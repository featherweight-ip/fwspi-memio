==> flow/design.v <==
module fwspi_memio(
			input clk, 
			input reset,
			input valid,
			output ready,
			input [23:0] addr,
			output reg [31:0] rdata,
			output flash_csb,
			output flash_clk,
			output flash_csb_oeb,
			output flash_clk_oeb,
			output flash_io0_oeb,
			output flash_io1_oeb,
			output flash_io2_oeb,
			output flash_io3_oeb,
			output flash_csb_ieb,
			output flash_clk_ieb,
			output flash_io0_ieb,
			output flash_io1_ieb,
			output flash_io2_ieb,
			output flash_io3_ieb,
			output flash_io0_do,
			output flash_io1_do,
			output flash_io2_do,
			output flash_io3_do,
			input  flash_io0_di,
			input  flash_io1_di,
			input  flash_io2_di,
			input  flash_io3_di,
			input   [3:0] cfgreg_we,
			input  [31:0] cfgreg_di,
			output [31:0] cfgreg_do,
			output quad_mode
			);
		reg        xfer_resetn;
		reg        din_valid;
		wire       din_ready;
		reg  [7:0] din_data;
		reg  [3:0] din_tag;
		reg        din_cont;
		reg        din_qspi;
		reg        din_ddr;
		reg        din_rd;
		wire       dout_valid;
		wire [7:0] dout_data;
		wire [3:0] dout_tag;
		reg [23:0] buffer;
		reg [23:0] rd_addr;
		reg rd_valid;
		reg rd_wait;
		reg rd_inc;
		assign ready = valid && (addr == rd_addr) && rd_valid;
		wire jump = valid && !ready && (addr != rd_addr+4) && rd_valid;
		reg softreset;
		reg       config_en;       
		reg       config_ddr;      
		reg       config_qspi;     
		reg       config_cont;     
		reg [3:0] config_dummy;    
		reg [3:0] config_oe;       
		reg       config_csb;      
		reg       config_clk;      
		reg [3:0] config_do;       
		assign cfgreg_do[31] = config_en;
		assign cfgreg_do[30:23] = 0;
		assign cfgreg_do[22] = config_ddr;
		assign cfgreg_do[21] = config_qspi;
		assign cfgreg_do[20] = config_cont;
		assign cfgreg_do[19:16] = config_dummy;
		assign cfgreg_do[15:12] = 0;
		assign cfgreg_do[11:8] = {~flash_io3_oeb, ~flash_io2_oeb, ~flash_io1_oeb, ~flash_io0_oeb};
		assign cfgreg_do[7:6] = 0;
		assign cfgreg_do[5] = flash_csb;
		assign cfgreg_do[4] = flash_clk;
		assign cfgreg_do[3:0] = {flash_io3_di, flash_io2_di, flash_io1_di, flash_io0_di};
		always @(posedge clk) begin
			softreset <= !config_en || cfgreg_we;
			if (reset) begin
				softreset <= 1;
				config_en <= 1;
				config_csb <= 0;
				config_clk <= 0;
				config_oe <= 0;
				config_do <= 0;
				config_ddr <= 0;
				config_qspi <= 0;
				config_cont <= 0;
				config_dummy <= 8;
			end else begin
				if (cfgreg_we[0]) begin
					config_csb <= cfgreg_di[5];
					config_clk <= cfgreg_di[4];
					config_do <= cfgreg_di[3:0];
				end
				if (cfgreg_we[1]) begin
					config_oe <= cfgreg_di[11:8];
				end
				if (cfgreg_we[2]) begin
					config_ddr <= cfgreg_di[22];
					config_qspi <= cfgreg_di[21];
					config_cont <= cfgreg_di[20];
					config_dummy <= cfgreg_di[19:16];
				end
				if (cfgreg_we[3]) begin
					config_en <= cfgreg_di[31];
				end
			end
		end
		wire xfer_csb;
		wire xfer_clk;
		wire xfer_io0_oe;
		wire xfer_io1_oe;
		wire xfer_io2_oe;
		wire xfer_io3_oe;
		wire xfer_io0_do;
		wire xfer_io1_do;
		wire xfer_io2_do;
		wire xfer_io3_do;
		reg xfer_io0_90;
		reg xfer_io1_90;
		reg xfer_io2_90;
		reg xfer_io3_90;
		always @(negedge clk) begin
			xfer_io0_90 <= xfer_io0_do;
			xfer_io1_90 <= xfer_io1_do;
			xfer_io2_90 <= xfer_io2_do;
			xfer_io3_90 <= xfer_io3_do;
		end
		assign quad_mode = config_qspi;
		assign flash_csb = (config_en ? xfer_csb : config_csb);
		assign flash_clk = (config_en ? xfer_clk : config_clk);
		assign flash_csb_oeb = (reset ? 1'b1 : 1'b0);
		assign flash_clk_oeb = (reset ? 1'b1 : 1'b0);
		assign flash_io0_oeb = reset ? 1'b1 : (config_en ? ~xfer_io0_oe : ~config_oe[0]);
		assign flash_io1_oeb = (config_en ? ~xfer_io1_oe : ~config_oe[1]);
		assign flash_io2_oeb = (config_en ? ~xfer_io2_oe : ~config_oe[2]);
		assign flash_io3_oeb = (config_en ? ~xfer_io3_oe : ~config_oe[3]);
		assign flash_csb_ieb = 1'b1;	 
		assign flash_clk_ieb = 1'b1;	 
		assign flash_io0_ieb = (config_en ? xfer_io0_oe : config_oe[0]);
		assign flash_io1_ieb = (config_en ? xfer_io1_oe : config_oe[1]);
		assign flash_io2_ieb = (config_en ? xfer_io2_oe : config_oe[2]);
		assign flash_io3_ieb = (config_en ? xfer_io3_oe : config_oe[3]);
		assign flash_io0_do = (config_en ? (config_ddr ? xfer_io0_90 : xfer_io0_do) : config_do[0]);
		assign flash_io1_do = config_en ? (config_ddr ? xfer_io1_90 : xfer_io1_do) : config_do[1];
		assign flash_io2_do = config_en ? (config_ddr ? xfer_io2_90 : xfer_io2_do) : config_do[2];
		assign flash_io3_do = config_en ? (config_ddr ? xfer_io3_90 : xfer_io3_do) : config_do[3];
		wire xfer_dspi = din_ddr && !din_qspi;
		wire xfer_ddr = din_ddr && din_qspi;
		fwspi_memio_xfer u_xfer (
				.clk          (clk         ),
				.reset        (reset  	   ),
				.xfer_resetn  (xfer_resetn ),
				.din_valid    (din_valid   ),
				.din_ready    (din_ready   ),
				.din_data     (din_data    ),
				.din_tag      (din_tag     ),
				.din_cont     (din_cont    ),
				.din_dspi     (xfer_dspi   ),
				.din_qspi     (din_qspi    ),
				.din_ddr      (xfer_ddr    ),
				.din_rd       (din_rd      ),
				.dout_valid   (dout_valid  ),
				.dout_data    (dout_data   ),
				.dout_tag     (dout_tag    ),
				.flash_csb    (xfer_csb    ),
				.flash_clk    (xfer_clk    ),
				.flash_io0_oe (xfer_io0_oe ),
				.flash_io1_oe (xfer_io1_oe ),
				.flash_io2_oe (xfer_io2_oe ),
				.flash_io3_oe (xfer_io3_oe ),
				.flash_io0_do (xfer_io0_do ),
				.flash_io1_do (xfer_io1_do ),
				.flash_io2_do (xfer_io2_do ),
				.flash_io3_do (xfer_io3_do ),
				.flash_io0_di (flash_io0_di),
				.flash_io1_di (flash_io1_di),
				.flash_io2_di (flash_io2_di),
				.flash_io3_di (flash_io3_di)
			);
		reg [3:0] state;
		always @(posedge clk) begin
			xfer_resetn <= 1;
			din_valid <= 0;
			if (reset || softreset) begin
				state <= 0;
				xfer_resetn <= 0;
				rd_valid <= 0;
				din_tag <= 0;
				din_cont <= 0;
				din_qspi <= 0;
				din_ddr <= 0;
				din_rd <= 0;
				rd_addr <= {24{1'b0}};
			end else begin
				if (dout_valid && dout_tag == 1) buffer[ 7: 0] <= dout_data;
				if (dout_valid && dout_tag == 2) buffer[15: 8] <= dout_data;
				if (dout_valid && dout_tag == 3) buffer[23:16] <= dout_data;
				if (dout_valid && dout_tag == 4) begin
					rdata <= {dout_data, buffer};
					rd_addr <= rd_inc ? rd_addr + 4 : addr;
					rd_valid <= 1;
					rd_wait <= rd_inc;
					rd_inc <= 1;
				end
				if (valid)
					rd_wait <= 0;
				case (state)
					0: begin
						din_valid <= 1;
						din_data <= 8'h ff;
						din_tag <= 0;
						if (din_ready) begin
							din_valid <= 0;
							state <= 1;
						end
					end
					1: begin
						if (dout_valid) begin
							xfer_resetn <= 0;
							state <= 2;
						end
					end
					2: begin
						din_valid <= 1;
						din_data <= 8'h ab;
						din_tag <= 0;
						if (din_ready) begin
							din_valid <= 0;
							state <= 3;
						end
					end
					3: begin
						if (dout_valid) begin
							xfer_resetn <= 0;
							state <= 4;
						end
					end
					4: begin
						rd_inc <= 0;
						din_valid <= 1;
						din_tag <= 0;
						case ({config_ddr, config_qspi})
							2'b11: din_data <= 8'h ED;
							2'b01: din_data <= 8'h EB;
							2'b10: din_data <= 8'h BB;
							2'b00: din_data <= 8'h 03;
						endcase
						if (din_ready) begin
							din_valid <= 0;
							state <= 5;
						end
					end
					5: begin
						if (valid && !ready) begin
							din_valid <= 1;
							din_tag <= 0;
							din_data <= addr[23:16];
							din_qspi <= config_qspi;
							din_ddr <= config_ddr;
							if (din_ready) begin
								din_valid <= 0;
								state <= 6;
							end
						end
					end
					6: begin
						din_valid <= 1;
						din_tag <= 0;
						din_data <= addr[15:8];
						if (din_ready) begin
							din_valid <= 0;
							state <= 7;
						end
					end
					7: begin
						din_valid <= 1;
						din_tag <= 0;
						din_data <= addr[7:0];
						if (din_ready) begin
							din_valid <= 0;
							din_data <= 0;
							state <= config_qspi || config_ddr ? 8 : 9;
						end
					end
					8: begin
						din_valid <= 1;
						din_tag <= 0;
						din_data <= config_cont ? 8'h A5 : 8'h FF;
						if (din_ready) begin
							din_rd <= 1;
							din_data <= config_dummy;
							din_valid <= 0;
							state <= 9;
						end
					end
					9: begin
						din_valid <= 1;
						din_tag <= 1;
						if (din_ready) begin
							din_valid <= 0;
							state <= 10;
						end
					end
					10: begin
						din_valid <= 1;
						din_data <= 8'h 00;
						din_tag <= 2;
						if (din_ready) begin
							din_valid <= 0;
							state <= 11;
						end
					end
					11: begin
						din_valid <= 1;
						din_tag <= 3;
						if (din_ready) begin
							din_valid <= 0;
							state <= 12;
						end
					end
					12: begin
						if (!rd_wait || valid) begin
							din_valid <= 1;
							din_tag <= 4;
							if (din_ready) begin
								din_valid <= 0;
								state <= 9;
							end
						end
					end
				endcase
				if (jump) begin
					rd_inc <= 0;
					rd_valid <= 0;
					xfer_resetn <= 0;
					if (config_cont) begin
						state <= 5;
					end else begin
						state <= 4;
						din_qspi <= 0;
						din_ddr <= 0;
					end
					din_rd <= 0;
				end
			end
		end
endmodule
module fwspi_memio_xfer (
		input clk, 
		input reset, 
		input xfer_resetn,
		input            din_valid,
		output           din_ready,
		input      [7:0] din_data,
		input      [3:0] din_tag,
		input            din_cont,
		input            din_dspi,
		input            din_qspi,
		input            din_ddr,
		input            din_rd,
		output           dout_valid,
		output     [7:0] dout_data,
		output     [3:0] dout_tag,
		output reg flash_csb,
		output reg flash_clk,
		output reg flash_io0_oe,
		output reg flash_io1_oe,
		output reg flash_io2_oe,
		output reg flash_io3_oe,
		output reg flash_io0_do,
		output reg flash_io1_do,
		output reg flash_io2_do,
		output reg flash_io3_do,
		input      flash_io0_di,
		input      flash_io1_di,
		input      flash_io2_di,
		input      flash_io3_di
		);
	reg [7:0] obuffer;
	reg [7:0] ibuffer;
	reg [3:0] count;
	reg [3:0] dummy_count;
	reg xfer_cont;
	reg xfer_dspi;
	reg xfer_qspi;
	reg xfer_ddr;
	reg xfer_ddr_q;
	reg xfer_rd;
	reg [3:0] xfer_tag;
	reg [3:0] xfer_tag_q;
	reg [7:0] next_obuffer;
	reg [7:0] next_ibuffer;
	reg [3:0] next_count;
	reg fetch;
	reg next_fetch;
	reg last_fetch;
	always @(posedge clk) begin
		xfer_ddr_q <= xfer_ddr;
		xfer_tag_q <= xfer_tag;
	end
	assign din_ready = din_valid && xfer_resetn && next_fetch;
	assign dout_valid = (xfer_ddr_q ? fetch && !last_fetch : next_fetch && !fetch) && xfer_resetn;
	assign dout_data = ibuffer;
	assign dout_tag = xfer_tag_q;
	always @* begin
		flash_io0_oe = 0;
		flash_io1_oe = 0;
		flash_io2_oe = 0;
		flash_io3_oe = 0;
		flash_io0_do = 0;
		flash_io1_do = 0;
		flash_io2_do = 0;
		flash_io3_do = 0;
		next_obuffer = obuffer;
		next_ibuffer = ibuffer;
		next_count = count;
		next_fetch = 0;
		if (dummy_count == 0) begin
			casez ({xfer_ddr, xfer_qspi, xfer_dspi})
				3'b 000: begin
					flash_io0_oe = 1;
					flash_io0_do = obuffer[7];
					if (flash_clk) begin
						next_obuffer = {obuffer[6:0], 1'b 0};
						next_count = count - |count;
					end else begin
						next_ibuffer = {ibuffer[6:0], flash_io1_di};
					end
					next_fetch = (next_count == 0);
				end
				3'b 01?: begin
					flash_io0_oe = !xfer_rd;
					flash_io1_oe = !xfer_rd;
					flash_io2_oe = !xfer_rd;
					flash_io3_oe = !xfer_rd;
					flash_io0_do = obuffer[4];
					flash_io1_do = obuffer[5];
					flash_io2_do = obuffer[6];
					flash_io3_do = obuffer[7];
					if (flash_clk) begin
						next_obuffer = {obuffer[3:0], 4'b 0000};
						next_count = count - {|count, 2'b00};
					end else begin
						next_ibuffer = {ibuffer[3:0], flash_io3_di, flash_io2_di, flash_io1_di, flash_io0_di};
					end
					next_fetch = (next_count == 0);
				end
				3'b 11?: begin
					flash_io0_oe = !xfer_rd;
					flash_io1_oe = !xfer_rd;
					flash_io2_oe = !xfer_rd;
					flash_io3_oe = !xfer_rd;
					flash_io0_do = obuffer[4];
					flash_io1_do = obuffer[5];
					flash_io2_do = obuffer[6];
					flash_io3_do = obuffer[7];
					next_obuffer = {obuffer[3:0], 4'b 0000};
					next_ibuffer = {ibuffer[3:0], flash_io3_di, flash_io2_di, flash_io1_di, flash_io0_di};
					next_count = count - {|count, 2'b00};
					next_fetch = (next_count == 0);
				end
				3'b ??1: begin
					flash_io0_oe = !xfer_rd;
					flash_io1_oe = !xfer_rd;
					flash_io0_do = obuffer[6];
					flash_io1_do = obuffer[7];
					if (flash_clk) begin
						next_obuffer = {obuffer[5:0], 2'b 00};
						next_count = count - {|count, 1'b0};
					end else begin
						next_ibuffer = {ibuffer[5:0], flash_io1_di, flash_io0_di};
					end
					next_fetch = (next_count == 0);
				end
			endcase
		end
	end
	always @(posedge clk) begin
		if (reset || !xfer_resetn) begin
			fetch <= 1;
			last_fetch <= 1;
			flash_csb <= 1;
			flash_clk <= 0;
			count <= 0;
			dummy_count <= 0;
			xfer_tag <= 0;
			xfer_cont <= 0;
			xfer_dspi <= 0;
			xfer_qspi <= 0;
			xfer_ddr <= 0;
			xfer_rd <= 0;
		end else begin
			fetch <= next_fetch;
			last_fetch <= xfer_ddr ? fetch : 1;
			if (dummy_count) begin
				flash_clk <= !flash_clk && !flash_csb;
				dummy_count <= dummy_count - flash_clk;
			end else
			if (count) begin
				flash_clk <= !flash_clk && !flash_csb;
				obuffer <= next_obuffer;
				ibuffer <= next_ibuffer;
				count <= next_count;
			end
			if (din_valid && din_ready) begin
				flash_csb <= 0;
				flash_clk <= 0;
				count <= 8;
				dummy_count <= din_rd ? din_data : 0;
				obuffer <= din_data;
				xfer_tag <= din_tag;
				xfer_cont <= din_cont;
				xfer_dspi <= din_dspi;
				xfer_qspi <= din_qspi;
				xfer_ddr <= din_ddr;
				xfer_rd <= din_rd;
			end
		end
	end
endmodule 
==> Reports on fwspi_memio <==
What the tools print for fwspi_memio, step after step.
Line numbers count from 1 in the design file above.
Library cell names are shortened.
{ "setup": {"top_module": "fwspi_memio", "clock": "clk", "cell_library": "sky130hd", "pvt_corner": "tt_025C_1v80"} }

==> Elaborated design <==
Counts by Yosys on the flattened word-level netlist (proc, flatten, opt, wreduce; memories kept). Register bits leave out memories and registers merged into their read ports (data or address). Print and check cells are left out.
{ "bits": {"latchBits": 0, "ramBits": 0, "elab_cells": 310, "rom_bits": 0, "clocked_rd_ports_x_width": 0, "register_bits": 168, "memories": 0} }
{ "op_classes": {"n_reduce_logical": 80, "n_mul": 0, "add_sub_neg": 5, "n_cmp": 0, "div_mod_pow": 0, "shift": 0, "n_logic": 15, "equal": 44, "muxes": 120} }
{ "ops": {"columns": ["op", "n"], "rows": [
  ["2-to-1 mux 4 bit", 35],
  ["2-to-1 mux 8 bit", 15],
  ["parallel mux 8 bit (select 8 bit)", 1],
  ["2-to-1 mux 1 bit", 55],
  ["parallel mux 4 bit (select 13 bit)", 1],
  ["parallel mux 8 bit (select 3 bit)", 2],
  ["!= test 3 x 2 -> 1 bit (second input constant)", 11],
  ["parallel mux 8 bit (select 4 bit)", 1],
  ["!= test 24 x 25 -> 1 bit", 1],
  ["adder 24 x 3 -> 25 bit (second input constant)", 1],
  ["equality test 24 bit", 1],
  ["zero test 4 bit", 6],
  ["parallel mux 4 bit (select 6 bit)", 1],
  ["2-to-1 mux 24 bit", 1],
  ["equality test 4 x 3 -> 1 bit (second input constant)", 5],
  ["equality test 4 bit (second input constant)", 5],
  ["logical AND 1 bit", 18],
  ["AND reduction 2 bit", 8],
  ["equality test 4 x 2 -> 1 bit (second input constant)", 4],
  ["AND reduction 8 bit", 2],
  ["NOT 1 bit", 15],
  ["AND reduction 14 bit", 1],
  ["nonzero test 14 bit", 1],
  ["!= test 2 bit (second input constant)", 6],
  ["OR reduction 2 bit", 6],
  ["nonzero test 4 bit", 3],
  ["parallel mux 4 bit (select 3 bit)", 1],
  ["zero test 1 bit", 10]
]} }
Other operator kinds: 26; their cells: 47.

==> Depth <==
Longest topological path by Yosys (ltp), each cell counted once; first at word level (registers and memories cut), then after technology mapping (sequential cells cut; the memories' decode and read muxes count).
{ "logic_depth": {"depth_word": 16, "abc_area": 0, "ltp_mapped": 14} }

==> After synthesis <==
Source: synth_stat.txt of the flow (Yosys; design flattened, memories mapped). It holds for the ABC_AREA given above (unset counts as 0); a run with the other value may have another netlist.
{ "types": {"columns": ["cell_type", "n"], "rows": [
  ["edfxtp_1", 82],
  ["dfxtp_1", 92],
  ["nand2_1", 103],
  ["a21oi_1", 73],
  ["nor2_1", 90],
  ["mux2i_1", 32],
  ["buf_4", 32],
  ["xor2_1", 24],
  ["o21ai_0", 37],
  ["clkbuf_1", 47],
  ["nor3_1", 29],
  ["nand3_1", 25],
  ["o32ai_1", 14],
  ["xnor2_1", 14],
  ["a22oi_1", 15],
  ["inv_1", 27],
  ["ha_1", 8],
  ["nand4_1", 15]
]} }
Other cell types: 56; their cells: 168.
{ "mapped": {"seqArea_um2": 4304.1, "cell_count": 927, "n_buf": 89, "flip_flops": 174, "mapped_area_um2": 8688.3} }
By module: a second synthesis without flattening, with its own total; a netlist apart from the flattened one above.
{ "hier_totals": {"cells_unflattened": 927, "area_unflattened_um2": 8889.8} }
Each row is one instance without its submodules.
{ "by_module": {"columns": ["module", "n_cells", "area_um2", "n_inst"], "rows": [
  ["fwspi_memio", 671, 6562.5, 1],
  ["fwspi_memio_xfer", 256, 2327.2, 1]
]} }

Ticket comment

Top module fwspi_memio; platform sky130hd; tools Yosys and OpenROAD; 2 stored runs in no particular order. Input and output delays are each 20% of the period that was set; the output load is 0.01 pF.
"totalPower_mw" rests on the timing tool's default activity at the inputs, not on a simulated workload.
[
  {
    "run": "job 1",
    "settings": { "period_ns": 6.43, "CORE_UTILIZATION": 25, "SETUP_SLACK_MARGIN": 1.16, "PLACE_DENSITY_LB_ADDON": 0.26, "CELL_PAD_IN_SITES_GLOBAL_PLACEMENT": 0, "CELL_PAD_IN_SITES_DETAIL_PLACEMENT": 1, "ABC_AREA": 0, "GPL_TIMING_DRIVEN": 1, "CAP_MARGIN": 20, "SLEW_MARGIN": 10, "MAX_ROUTING_LAYER": "met4", "CORE_MARGIN": 2 },
    "results": { "setup_tns_ns": 0.000, "timing.setup.ws_ns": 0.784, "final_die_area_um2": 36259.8, "ys_area_um2": 8688.3, "final_util_frac": 0.314, "totalPower_mw": 2.345 }
  },
  {
    "run": "job 2",
    "settings": { "period_ns": 6.12, "CORE_UTILIZATION": 45, "PLACE_DENSITY_LB_ADDON": 0.07, "CELL_PAD_IN_SITES_DETAIL_PLACEMENT": 0, "GPL_TIMING_DRIVEN": 0, "CTS_CLUSTER_SIZE": 74, "CAP_MARGIN": 20, "CORE_MARGIN": 2, "SLEW_MARGIN": 20 },
    "results": { "ys_area_um2": 8688.3, "final_util_frac": 0.579, "setup_tns_ns": 0.000, "timing.setup.ws_ns": 0.276, "final_die_area_um2": 20434.7, "totalPower_mw": 2.486 }
  }
]
